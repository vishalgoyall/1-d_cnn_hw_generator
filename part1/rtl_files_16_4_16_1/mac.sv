==> flow/design.v <==
 module mac 
 (
 	input  clk,
 	input  reset,
 	input  reset_accum,
 	input  en_mult_reg,
 	input  en_adder_reg,
 	input  signed [15:0] fmem_data,
 	input  signed [15:0] xmem_data,
 	output signed [15:0] accum_in
 );
   logic signed [31:0] x_mult_f;
   localparam logic signed [15:0] min_negative_val = {1<<15};
   localparam logic signed [15:0] max_positive_val = ~min_negative_val;
   logic signed [15:0] x_mult_f_reg;
   assign x_mult_f = xmem_data*fmem_data;  
   always @ (posedge clk) begin
	   if (reset == 1 || reset_accum == 1'b1)
		   x_mult_f_reg <= 'b0;
	   else if (en_mult_reg)
		   x_mult_f_reg <= (x_mult_f > max_positive_val) ? max_positive_val : ((x_mult_f < min_negative_val) ? min_negative_val : x_mult_f);
   end
   logic signed [16:0] adder_in;
   logic signed [15:0] adder_reg;
   assign adder_in = adder_reg + x_mult_f_reg;
   always @ (posedge clk) begin
	   if (reset == 1 || reset_accum == 1'b1)
		   adder_reg <= 'b0;
	   else if (en_adder_reg)
		   adder_reg <= (adder_in > max_positive_val) ? max_positive_val : ((adder_in < min_negative_val) ? min_negative_val : adder_in);
   end
   assign accum_in = (adder_reg[$left(adder_reg)]) ? signed'('b0) : adder_reg;
endmodule
# ---- Step by step through the tools: mac
# The steps from the RTL of mac to its reports follow in flow order.
# Line numbers count from 1 in the design file above.
# Cell names lack the library's common part.
# The mark -- stands for no value.
dict set report design {
  design {mac}
  clock_port {clk}
  lib {sky130hd}
  pvt_corner {tt_025C_1v80}
}

# ---- Word level
# Source: Yosys, flattened and elaborated, memories not mapped. Widths are those after wreduce; folded enables and synchronous resets count as part of the registers. Registers that Yosys merges into a memory's read port (data or address) are not register bits. Print and check cells do not count. Equal cells are merged and count once.
dict set report classes {
  mux 5
  reduce_and_logical 1
  mul 1
  addsub 1
  compare 4
}
# operator count
set op_table {}
lappend op_table {{multiplier 16 x 16 -> 32 bit} 1}
lappend op_table {{two-way mux 16 bit} 4}
lappend op_table {{greater-than comparator 32 x 16 -> 1 bit (second input constant)} 1}
lappend op_table {{less-than comparator 32 x 16 -> 1 bit (second input constant)} 1}
lappend op_table {{adder 16 x 16 -> 17 bit} 1}
lappend op_table {{greater-than comparator 17 x 16 -> 1 bit (second input constant)} 1}
lappend op_table {{less-than comparator 17 x 16 -> 1 bit (second input constant)} 1}
lappend op_table {{two-way mux 15 bit} 1}
lappend op_table {{logical OR 1 bit} 1}
dict set report word_totals {
  wordCells 14
  out_inout_bits 16
  register_bits 32
  input_bits 37
}

# ---- Logic depth
# Longest topological path by Yosys (ltp), each cell counted once; first at word level (registers and memories cut), then after technology mapping (sequential cells cut; the memories' decode and read muxes count).
dict set report logic_depth {
  ltp_word 4
  ABC_AREA 1
  ltp_mapped 36
  mapped_depth_nobuf 34
}

# ---- Netlist
# Source: synth_stat.txt of the flow (Yosys; design flattened, memories mapped). It holds for the ABC_AREA given above (unset counts as 0); a run with the other value may have another netlist.
# cell_type count type_area_um2
set types {}
lappend types {fa_1 263 5265.05}
lappend types {inv_1 525 1970.64}
lappend types {nand2_1 495 1.86E+03}
lappend types {ha_1 98 1.23E+03}
lappend types {dfxtp_1 32 640.614}
lappend types {nor2_1 123 461.693}
lappend types {clkbuf_1 61 228.97}
lappend types {a21oi_1 44 220.211}
lappend types {nand3_1 38 190.182}
lappend types {nand2_2 28 175.168}
lappend types {nor2_2 20 125.12}
lappend types {o21ai_0 25 125.12}
lappend types {xnor2_1 13 113.859}
lappend types {xor2_1 13 113.859}
lappend types {nand4_1 16 100.096}
lappend types {inv_2 21 78.826}
lappend types {a211oi_1 10 75.072}
lappend types {nand2_4 5 56.304}
# Other cell types: 22; their cells: 46.
dict set report mapped {
  n_buf 67
  stdcells 1876
  ffs 32
  seqArea_um2 640.6
  mapped_area_um2 13371.6
}

# ---- Worst setup path after synthesis
# Source: OpenSTA report_checks on the synthesized netlist (no wires, ideal clock, input and output delay 20% of the period each), path of least setup slack; recovery checks are left aside. Register names are those of the netlist, which keeps one name where synthesis merged equal registers.
dict set report synth_path {
  kind {input-to-reg}
  start {in fmem_data[3]}
  end {reg x_mult_f_reg[5]}
  delay_ns 5.866
  period_ns 9.17
  setup_time_ns 0.064
  launch_ns 1.834
  input_delay_ns 1.834
  n_path_buf 3
  slack_ns 1.470
  t_arrival_ns 7.636
  required_time_ns 9.106
  path_stages 30
  synth_period_reached_ns 7.7
}
# "delay_ns" is the arrival time less input delay plus setup time.
# "path_stages" counts driving pins, that of a launching flip-flop among them; a cell with two outputs on the path counts twice.
# "synth_period_reached_ns" = period - worst setup slack (recovery checks aside). The figure is calculated, with input and output delays left at 20% of the set period.
# Between the ends stands the longest chain of elaborated cells between them, by number of cells; it is not shown to be the way that was timed. Of several equally long chains one is given.
# A line is the first line of the expression or statement that the cell stems from. Yosys adds cells for indexed reads and writes and turns some case tables into memories.
dict set report synth_via {
  path_cell_list {clkbuf_1 > clkbuf_1 > nand2_1 > fa_1 > inv_1 > fa_1 > fa_1 > fa_1 > fa_1 > inv_1 > fa_1 > inv_1 > ha_1 > nand2_2 > inv_2 > nand2_1 > nand2_1 > nand2_1 > nand2_1 > a21oi_1 > nand3_1 > nand2_4 > nand2_2 > nor2_2 > nand4_2 > and2_4 > buf_6 > nor2_2 > nor2_1 > nor2_1}
  elab_chain_cells 4
  cells_between 5
  cone_lines 2
  cone_classes {1 x mul; 2 x compare; 2 x mux}
}
# element line
set synth_rtl {}
lappend synth_rtl {{from (decl)} 8} ;# input signed [15:0] fmem_data,
lappend synth_rtl {{multiplier 16 x 16 -> 32 bit} 16} ;# assign x_mult_f = xmem_data*fmem_data;
lappend synth_rtl {{less-than comparator 32 x 16 -> 1 bit} 21} ;# x_mult_f_reg <= (x_mult_f > max_positive_val) ? max_positive_val : ((x_mult_f < min_negative_val) ? min_negati ...
lappend synth_rtl {{two-way mux 16 bit (2 in a row)} 21}
lappend synth_rtl {{to (assign)} 19} ;# x_mult_f_reg <= 'b0;
lappend synth_rtl {{to (assign)} 21}
lappend synth_rtl {{to (decl)} 15} ;# logic signed [15:0] x_mult_f_reg;

# ---- Timing after layout
# Path of least setup slack in the final report of run 1 (OpenROAD, finished layout, wires in). Where an end is a register, its clock arrival counts in the times.
dict set report layout_path {
  kind {input-to-reg}
  start {in fmem_data[2]}
  end {reg x_mult_f_reg[6]}
  period_ns 15.2
  t_arrival_ns 10.01
  launch_ns 3.04
  path_stages 27
  required_time_ns 15.38
  setup_time_ns 0.11
  input_delay_ns 3.04
  slack_ns 5.36
  n_path_buf 1
}
# Between the ends stands the longest chain of elaborated cells between them, by number of cells; it is not shown to be the way that was timed. Of several equally long chains one is given.
dict set report layout_via {
  path_cell_list {clkdlybuf4s50_1 > nand2_1 > fa_1 > inv_1 > fa_1 > fa_1 > fa_1 > fa_1 > inv_1 > fa_1 > inv_1 > ha_1 > nand2_2 > nor2_1 > and2_1 > and2_4 > nand2_2 > nand4_1 > nand2_2 > nor2_1 > nand2_1 > nor2_1 > nand4_1 > nand2_2 > nand2_4 > nor2_1 > nor2_1}
  elab_chain_cells 4
  cells_between 5
  cone_lines 2
  cone_classes {1 x mul; 2 x compare; 2 x mux}
}
# element line
set layout_rtl {}
lappend layout_rtl {{from (decl)} 8} ;# input signed [15:0] fmem_data,
lappend layout_rtl {{multiplier 16 x 16 -> 32 bit} 16} ;# assign x_mult_f = xmem_data*fmem_data;
lappend layout_rtl {{less-than comparator 32 x 16 -> 1 bit} 21} ;# x_mult_f_reg <= (x_mult_f > max_positive_val) ? max_positive_val : ((x_mult_f < min_negative_val) ? min_negati ...
lappend layout_rtl {{two-way mux 16 bit (2 in a row)} 21}
lappend layout_rtl {{to (assign)} 19} ;# x_mult_f_reg <= 'b0;
lappend layout_rtl {{to (assign)} 21}
lappend layout_rtl {{to (decl)} 15} ;# logic signed [15:0] x_mult_f_reg;

# Settings and measured results of 2 stored flow runs for module mac (sky130hd), not sorted in any way. The constraints put input and output delay at 20% of the set period each and load the outputs with 0.01 pF.
# By "period_reached_ns" is meant the clock period of the run minus its worst setup slack. This is arithmetic on one report: input and output delays are still those of the set period (20% each).
# "worstPathTime_ns" means the part of the period allowed to the worst setup path (the constraints hold back 20% at inputs and 20% at outputs) less its slack; where the path has registers, the arrival times of their clocks count too.
run="run 1" settings period_ns=15.2 CORE_UTILIZATION=44 PLACE_DENSITY_LB_ADDON=0.12 CORE_ASPECT_RATIO=0.82 ABC_AREA=1 CAP_MARGIN=25 SLEW_MARGIN=15 CORE_MARGIN=2
run="run 1" results holdWs_ns=0.481 dieArea_um2=31807.1 worst_setup_slack_ns=5.362 period_reached_ns=9.838 layout_utilization_frac=0.481 synthArea_um2=13371.6 worstPathTime_ns=6.80 timing.worst_path_kind="input-to-reg" fin_tns_ns=0.000 final_cell_area_um2=14303.7
run="run 2" settings period_ns=8.55 CORE_UTILIZATION=53 CAP_MARGIN=20 CORE_MARGIN=2 SLEW_MARGIN=20
run="run 2" results holdWs_ns=0.491 dieArea_um2=24230.0 worst_setup_slack_ns=0.242 period_reached_ns=8.308 layout_utilization_frac=0.624 synthArea_um2=12190.4 worstPathTime_ns=6.60 timing.worst_path_kind="input-to-reg" fin_tns_ns=0.000 final_cell_area_um2=14117.3
